==> flow/design.v <==
module RobotDiagnostics(
    input  logic sample_clock,  
    input logic [9:0] sw,  
    input logic key,      
    input  logic uart_rx, 
    output logic uart_tx, 
    input  logic uart_cts, 
    output logic uart_rts, 
    output logic gpio_rx, 
    output logic gpio_cts,
    output logic [9:0] led
); 
    logic reset; 
    assign reset = ~key;  
    UARTRxModule #(
        .CLOCK_FREQ(50_000_000),
        .BAUD_RATE(115_200)
    ) uart_read_module (
        .uart_rx(uart_rx), 
        .uart_cts(uart_cts),
        .sample_clock(sample_clock), 
        .reset(reset),
        .output_data(led[7:0])
    );
    logic ready;
    UARTTxModule #(
        .CLOCK_FREQ(50_000_000),
        .BAUD_RATE(115_200)
    ) uart_transmission_module (
        .send_input(sw[7:0]),
        .valid(sw[8]),
        .sample_clock(sample_clock), 
        .reset(reset), 
        .uart_tx(uart_tx),
        .uart_rts(uart_rts), 
        .ready(ready)
    );
    assign led[9:8] = 2'b00;
    assign uard_tx = 1'b0;
    assign gpio_rx = uart_rx; 
    assign gpio_cts = uart_cts;
endmodule
module UARTRxModule #(
    parameter CLOCK_FREQ = 50_000_000,
    parameter BAUD_RATE = 115_200
) (
    input logic uart_rx, 
    input logic uart_cts,
    input logic sample_clock,
    input logic reset,
    output logic [7:0] output_data
);
    enum{
        WAIT_STATE,  
        FIND_MIDDLE,  
        READ_MIDDLE,  
        READ_CLK,  
        READ_END  
    } state;
    localparam DIVISOR      = CLOCK_FREQ / BAUD_RATE;
    localparam HALF_DIVISOR =  DIVISOR / 2;
    logic [8:0] counter;  
    logic [3:0] read_count;  
    logic [7:0] current_reading;  
    logic [7:0] valid_data;  
    logic should_flush;  
    always_ff @(posedge sample_clock) begin 
        if(reset) begin
            counter <= 8'b0;
            read_count <= 9'b0; 
            current_reading <= 8'b0;
            should_flush <= 1'b0;
            state <= WAIT_STATE; 
        end else begin 
            case(state)
                WAIT_STATE: begin 
                    if(uart_rx == 1'b0) begin 
                        state <= FIND_MIDDLE;
                        should_flush <= 1'b0; 
                    end 
                end
                FIND_MIDDLE: begin
                    if (counter == HALF_DIVISOR) begin 
                        state <= READ_CLK;
                        counter <= 9'b0;
                    end else begin 
                        counter <= counter + 1;
                    end 
                end
                READ_CLK: begin 
                    if(counter == DIVISOR) begin 
                        current_reading[read_count] <= uart_rx;
                        state <= (read_count == 4'd7) ? READ_END : READ_CLK;
                        read_count <= (read_count == 4'd7) ? 4'd0 : read_count + 1;
                        counter <= 9'b0;
                    end else begin
                        counter <= counter + 1;
                    end
                end
                READ_END: begin
                    if(counter == DIVISOR) begin 
                        counter <= 9'b0; 
                        state <= WAIT_STATE;
                        should_flush <= 1'b1;
                    end else begin 
                        counter <= counter + 1;
                    end
                end
                default: state <= WAIT_STATE;            
            endcase
        end 
    end 
    always_ff @(posedge sample_clock) begin 
        if(reset)
            valid_data <= 8'b0;
        else if(should_flush) begin 
            valid_data <=  current_reading;
        end
    end
    assign uart_rts = 1'b1;  
    assign uart_tx = 1'b1;
    assign output_data = valid_data;
endmodule
module UARTTxModule #(
    parameter CLOCK_FREQ = 50_000_000,
    parameter BAUD_RATE = 115_200
)(
    input logic [7:0] send_input,
    input logic valid,
    input logic sample_clock,
    input logic reset,
    output logic uart_tx, 
    output logic uart_rts,
    output logic ready 
);
    localparam DIVISOR = CLOCK_FREQ / BAUD_RATE;
    enum {
        WAITING, 
        SENDING 
    } state;
    logic [8:0] counter;  
    logic [3:0] bit_counter;
    logic [7:0] send_data;   
    always_ff @(posedge sample_clock) begin 
        if(reset) begin 
            counter <= 9'b0; 
            bit_counter <= 4'b0;
            state <= WAITING;
        end else begin 
            case(state)
                WAITING: begin 
                    state <= (valid == 1'b1) ?  SENDING : WAITING; 
                    send_data <= (valid == 1'b1) ? send_input : send_data;
                end
                SENDING:begin 
                    if(counter == DIVISOR && bit_counter == 4'd9 ) begin 
                        state <= WAITING;
                        counter <= 9'b0; 
                        bit_counter <= 4'b0;
                    end else begin 
                        counter <= (counter == DIVISOR) ? 0 : counter + 1;
                        bit_counter <= (counter == DIVISOR) ? bit_counter + 1 : bit_counter;
                    end
                end
                default: state <= WAITING;
            endcase
        end
    end
    always_comb begin 
        case(state)
        SENDING:begin 
            uart_rts = 1'b0;  
            if(bit_counter == 1'b0) begin
                uart_tx = 1'b0;   
            end else if(bit_counter >= 4'd1 && bit_counter <= 4'd8) begin 
                uart_tx = send_data[bit_counter - 1];
            end else begin 
                uart_tx = 1'b1;  
            end
        end
        default: begin 
            uart_tx = 1'b1; 
            uart_rts = 1'b1;  
        end
        endcase
    end
    assign ready = (state == WAITING);
endmodule
Step by step through the tools: RobotDiagnostics
The steps from the RTL of RobotDiagnostics to its reports follow in flow order.
Lines are those of the file above, counted from 1.
Operators: Yosys type, input widths -> output width; for muxes data width and select width s.
Cell names lack the library's common part.
{ "setup": {"design": "RobotDiagnostics", "clock_port": "sample_clock", "cell_library": "sky130hd", "corner": "tt_025C_1v80"} }

Elaborated design
Yosys after proc, flatten, opt, wreduce and memory -nomap, before mapping. Memory bits, and registers merged into a memory's read port (data or address), are not among the register bits. Print and check cells are not counted. Equal cells are merged and count once.
{ "bits": {"elab_cells": 76, "in_bits": 14, "out_inout_bits": 14, "ff_bits": 115} }
{ "classes": {"shift": 3, "cmp": 2, "n_reduce_logical": 14, "mux": 24, "equal": 14, "n_addsub": 6, "bitwise": 3} }
{ "op_table": {"columns": ["cell", "n"], "rows": [
  ["$mux 32", 5],
  ["$pmux 32 s4", 1],
  ["$eq 32x1->1 const B", 2],
  ["$logic_not 32->1", 2],
  ["$pmux 32 s2", 1],
  ["$mux 9", 4],
  ["$eq 32x2->1 const B", 1],
  ["$eq 32x3->1 const B", 1],
  ["$shiftx 8x32->1", 1],
  ["$add 9x1->9 const B", 2],
  ["$eq 9x9->1 const B", 2],
  ["$pmux 9 s2", 1],
  ["$mux 4", 3],
  ["$eq 9x8->1 const B", 1],
  ["$shift 1x5->8", 1],
  ["$shift 1x5->8 const A", 1],
  ["$ne 2x1->1 const B", 4],
  ["$add 4x1->4 const B", 2],
  ["$and 8x8->8", 1],
  ["$or 8x8->8", 1],
  ["$not 8->8", 1],
  ["$mux 1", 7],
  ["$reduce_and 3->1", 2],
  ["$sub 4x1->5 const B", 1],
  ["$neg 4->5", 1],
  ["$reduce_and 2->1", 2],
  ["$reduce_bool 2->1", 2],
  ["$ge 4x1->1 const B", 1]
]} }
Not listed: further kinds 11, cells in them 12.

Longest topological paths
Depth = most cells in a row (Yosys ltp): at word level without a register or memory, in the mapped netlist without a sequential cell, where the memories' decode and read muxes count.
{ "depth": {"depth_word": 5, "ABC_AREA": 0, "depth_mapped": 7, "mapped_depth_nobuf": 6} }

Mapped cells and area
Yosys stat after the flow's synthesis: flattened, memories mapped to cells. It holds for the ABC_AREA given above (unset counts as 0); a run with the other value may have another netlist.
{ "synth_totals": {"seqArea_um2": 1221.2, "stdcells": 295, "buffers": 14, "ffs": 57, "area_um2": 2827.7} }
{ "by_type": {"columns": ["cell", "n", "area_total_um2"], "rows": [
  ["dfxtp_1", 49, 980.941],
  ["edfxtp_1", 8, 240.23],
  ["ha_1", 14, 175.168],
  ["xnor2_1", 13, 113.859],
  ["mux2i_1", 11, 110.106],
  ["nand2_1", 25, 93.84],
  ["nor2_1", 23, 86.333],
  ["nand4_1", 11, 68.816],
  ["nor2b_1", 11, 68.816],
  ["inv_1", 18, 67.565],
  ["a21boi_0", 8, 60.058],
  ["o311ai_0", 6, 52.55],
  ["mux4_2", 2, 45.043],
  ["nand3_1", 9, 45.043],
  ["and2_1", 6, 37.536],
  ["buf_4", 5, 37.536],
  ["nor3_1", 7, 35.034],
  ["o21ai_0", 7, 35.034]
]} }
Other cell types: 35; their cells: 62.
By module: a second synthesis without flattening, with its own total; a netlist apart from the flattened one above.
{ "hier_totals": {"hier_cells": 306, "hier_area_um2": 2920.3} }
Rows give one instance, submodules left out.
{ "modules": {"columns": ["module", "mod_seq_area_um2", "cells", "area_um2", "instances"], "rows": [
  ["UARTRxModule", 680.7, 191, 1731.7, 1],
  ["UARTTxModule", 540.5, 109, 1151.1, 1],
  ["RobotDiagnostics", 0.0, 6, 37.5, 1]
]} }

Worst setup path after synthesis
Source: OpenSTA report_checks on the synthesized netlist (no wires, ideal clock, input and output delay 20% of the period each), path of least setup slack; recovery checks are left aside. Register names are those of the netlist, which keeps one name where synthesis merged equal registers.
{ "synth_path": {"kind": "register to output", "startpoint": "register uart_transmission_module.bit_counter[0]", "endpoint": "output uart_tx", "t_required_ps": 3512, "path_stages": 7, "t_first_pin_ps": 0, "arrival_time_ps": 1677, "output_delay_ps": 878, "period_ps": 4390, "path_slack_ps": 1835, "delay_ps": 1677, "n_path_buf": 0, "period_less_setup_slack_ps": 2555} }
"delay_ps" is the arrival time less input delay plus setup time.
At an output port there is no setup time.
"path_stages": output pins that drive a net of the path, with the launching flip-flop's if there is one; two outputs of one cell count as two.
"period_less_setup_slack_ps" is the clock period less the worst setup slack; recovery checks do not enter. This is arithmetic on one report: input and output delays are still those of the set period (20% each).
Between the ends stands the longest chain of elaborated cells between them, by number of cells; it is not shown to be the way that was timed. Of several equally long chains one is given.
A line is the first line of the expression or statement that the cell stems from. Yosys adds cells for indexed reads and writes and turns some case tables into memories.
At most two assigning lines are given for a register; there are more.
{ "synth_via": {"path_cell_list": "dfxtp_1 inv_1 ha_1 mux4_2 mux2_2 nand2_1 nand4b_1", "elab_chain_cells": 5, "cone_cells": 9, "cone_lines": 4, "classes_between": "add/sub (1); compare (2); shift (1); mux (3); reduce/logical (2)"} }
{ "synth_lines": {"columns": ["item", "line", "text"], "rows": [
  ["start: declaration", 142, "logic [3:0] bit_counter;"],
  ["start: assignment", 147, "bit_counter <= 4'b0;"],
  ["start: assignment", 162, "bit_counter <= (counter == DIVISOR) ? bit_counter + 1 : bit_counter;"],
  ["$sub 4x1->5", 176, "uart_tx = send_data[bit_counter - 1];"],
  ["$shiftx 8x32->1", 176, null],
  ["$mux 1", 175, "end else if(bit_counter >= 4'd1 && bit_counter <= 4'd8) begin"],
  ["$mux 1", 173, "if(bit_counter == 1'b0) begin"],
  ["$mux 1", 170, "case(state)"],
  ["end: declaration", 6, "output logic uart_tx,"]
]} }

Worst path after layout
From the final timing report of flow run 1: the path of least setup slack in the routed layout; clock arrival at registers is part of the times.
The report prints the path's times to 10 ps; the period is as set.
{ "layout_path": {"kind": "register to output", "startpoint": "register uart_transmission_module.bit_counter[0]", "endpoint": "output uart_tx", "t_required_ps": 2030, "path_stages": 8, "output_delay_ps": 510, "n_path_buf": 1, "arrival_time_ps": 1960, "period_ps": 2540, "path_slack_ps": 70, "t_first_pin_ps": 330} }
Between the ends stands the longest chain of elaborated cells between them, by number of cells; it is not shown to be the way that was timed. Of several equally long chains one is given.
At most two assigning lines are given for a register; there are more.
{ "layout_via": {"path_cell_list": "dfxtp_4 inv_4 ha_4 mux4_2 mux2_4 nand2_2 nand4b_1 buf_2", "elab_chain_cells": 5, "cone_cells": 9, "cone_lines": 4, "classes_between": "add/sub (1); compare (2); shift (1); mux (3); reduce/logical (2)"} }
{ "layout_lines": {"columns": ["item", "line", "text"], "rows": [
  ["start: declaration", 142, "logic [3:0] bit_counter;"],
  ["start: assignment", 147, "bit_counter <= 4'b0;"],
  ["start: assignment", 162, "bit_counter <= (counter == DIVISOR) ? bit_counter + 1 : bit_counter;"],
  ["$sub 4x1->5", 176, "uart_tx = send_data[bit_counter - 1];"],
  ["$shiftx 8x32->1", 176, null],
  ["$mux 1", 175, "end else if(bit_counter >= 4'd1 && bit_counter <= 4'd8) begin"],
  ["$mux 1", 173, "if(bit_counter == 1'b0) begin"],
  ["$mux 1", 170, "case(state)"],
  ["end: declaration", 6, "output logic uart_tx,"]
]} }

FLOW RESULTS
============

2 stored runs of RobotDiagnostics in the flow (synthesis by Yosys, layout by OpenROAD, sky130hd cells), in arbitrary order. Constraints: input delay and output delay 20% of the set period each, output load 0.01 pF.
"timing.achieved_period_ps" means the clock period less the worst setup slack. The figure is calculated, with input and output delays left at 20% of the set period.
"worst_setup_path_time_ps" means the part of the period allowed to the worst setup path (the constraints hold back 20% at inputs and 20% at outputs) less its slack; where the path has registers, the arrival times of their clocks count too.
"power.total_w": no workload was simulated; the value follows from the tool's default switching activity.
"worst_setup_path_time_ps" is known to 10 ps.
[
  {
    "run": "flow run 1",
    "settings": { "period_ns": 2.54, "SETUP_SLACK_MARGIN": 0.48, "CAP_MARGIN": 20, "CORE_MARGIN": 2, "CORE_UTILIZATION": 40, "SLEW_MARGIN": 20 },
    "results": { "ys_area_um2": 2827.7, "dieArea_um2": 7758.1, "finish.stdcell_area_um2": 3448.3, "fin_util_pct": 50.5, "final_setup_ws_ps": 71, "setupTns_ps": 0, "timing.hold.ws_ps": 472, "power.total_w": 0.002033, "timing.achieved_period_ps": 2469, "worst_setup_path_time_ps": 1960, "path_kind": "register to output" }
  },
  {
    "run": "flow run 2",
    "settings": { "period_ns": 1.95, "CORE_UTILIZATION": 36, "SETUP_SLACK_MARGIN": 0.12, "PLACE_DENSITY_LB_ADDON": 0.05, "CORE_ASPECT_RATIO": 0.7, "ABC_AREA": 0, "GPL_TIMING_DRIVEN": 1, "CTS_CLUSTER_DIAMETER": 178, "MIN_ROUTING_LAYER": "met2", "CAP_MARGIN": 20, "CORE_MARGIN": 2, "SLEW_MARGIN": 20 },
    "results": { "ys_area_um2": 2827.7, "dieArea_um2": 8591.0, "finish.stdcell_area_um2": 3530.9, "fin_util_pct": 47.4, "final_setup_ws_ps": -359, "setupTns_ps": -359, "timing.hold.ws_ps": 475, "power.total_w": 0.002497, "timing.achieved_period_ps": 2309, "worst_setup_path_time_ps": 1920, "path_kind": "register to output" }
  }
]
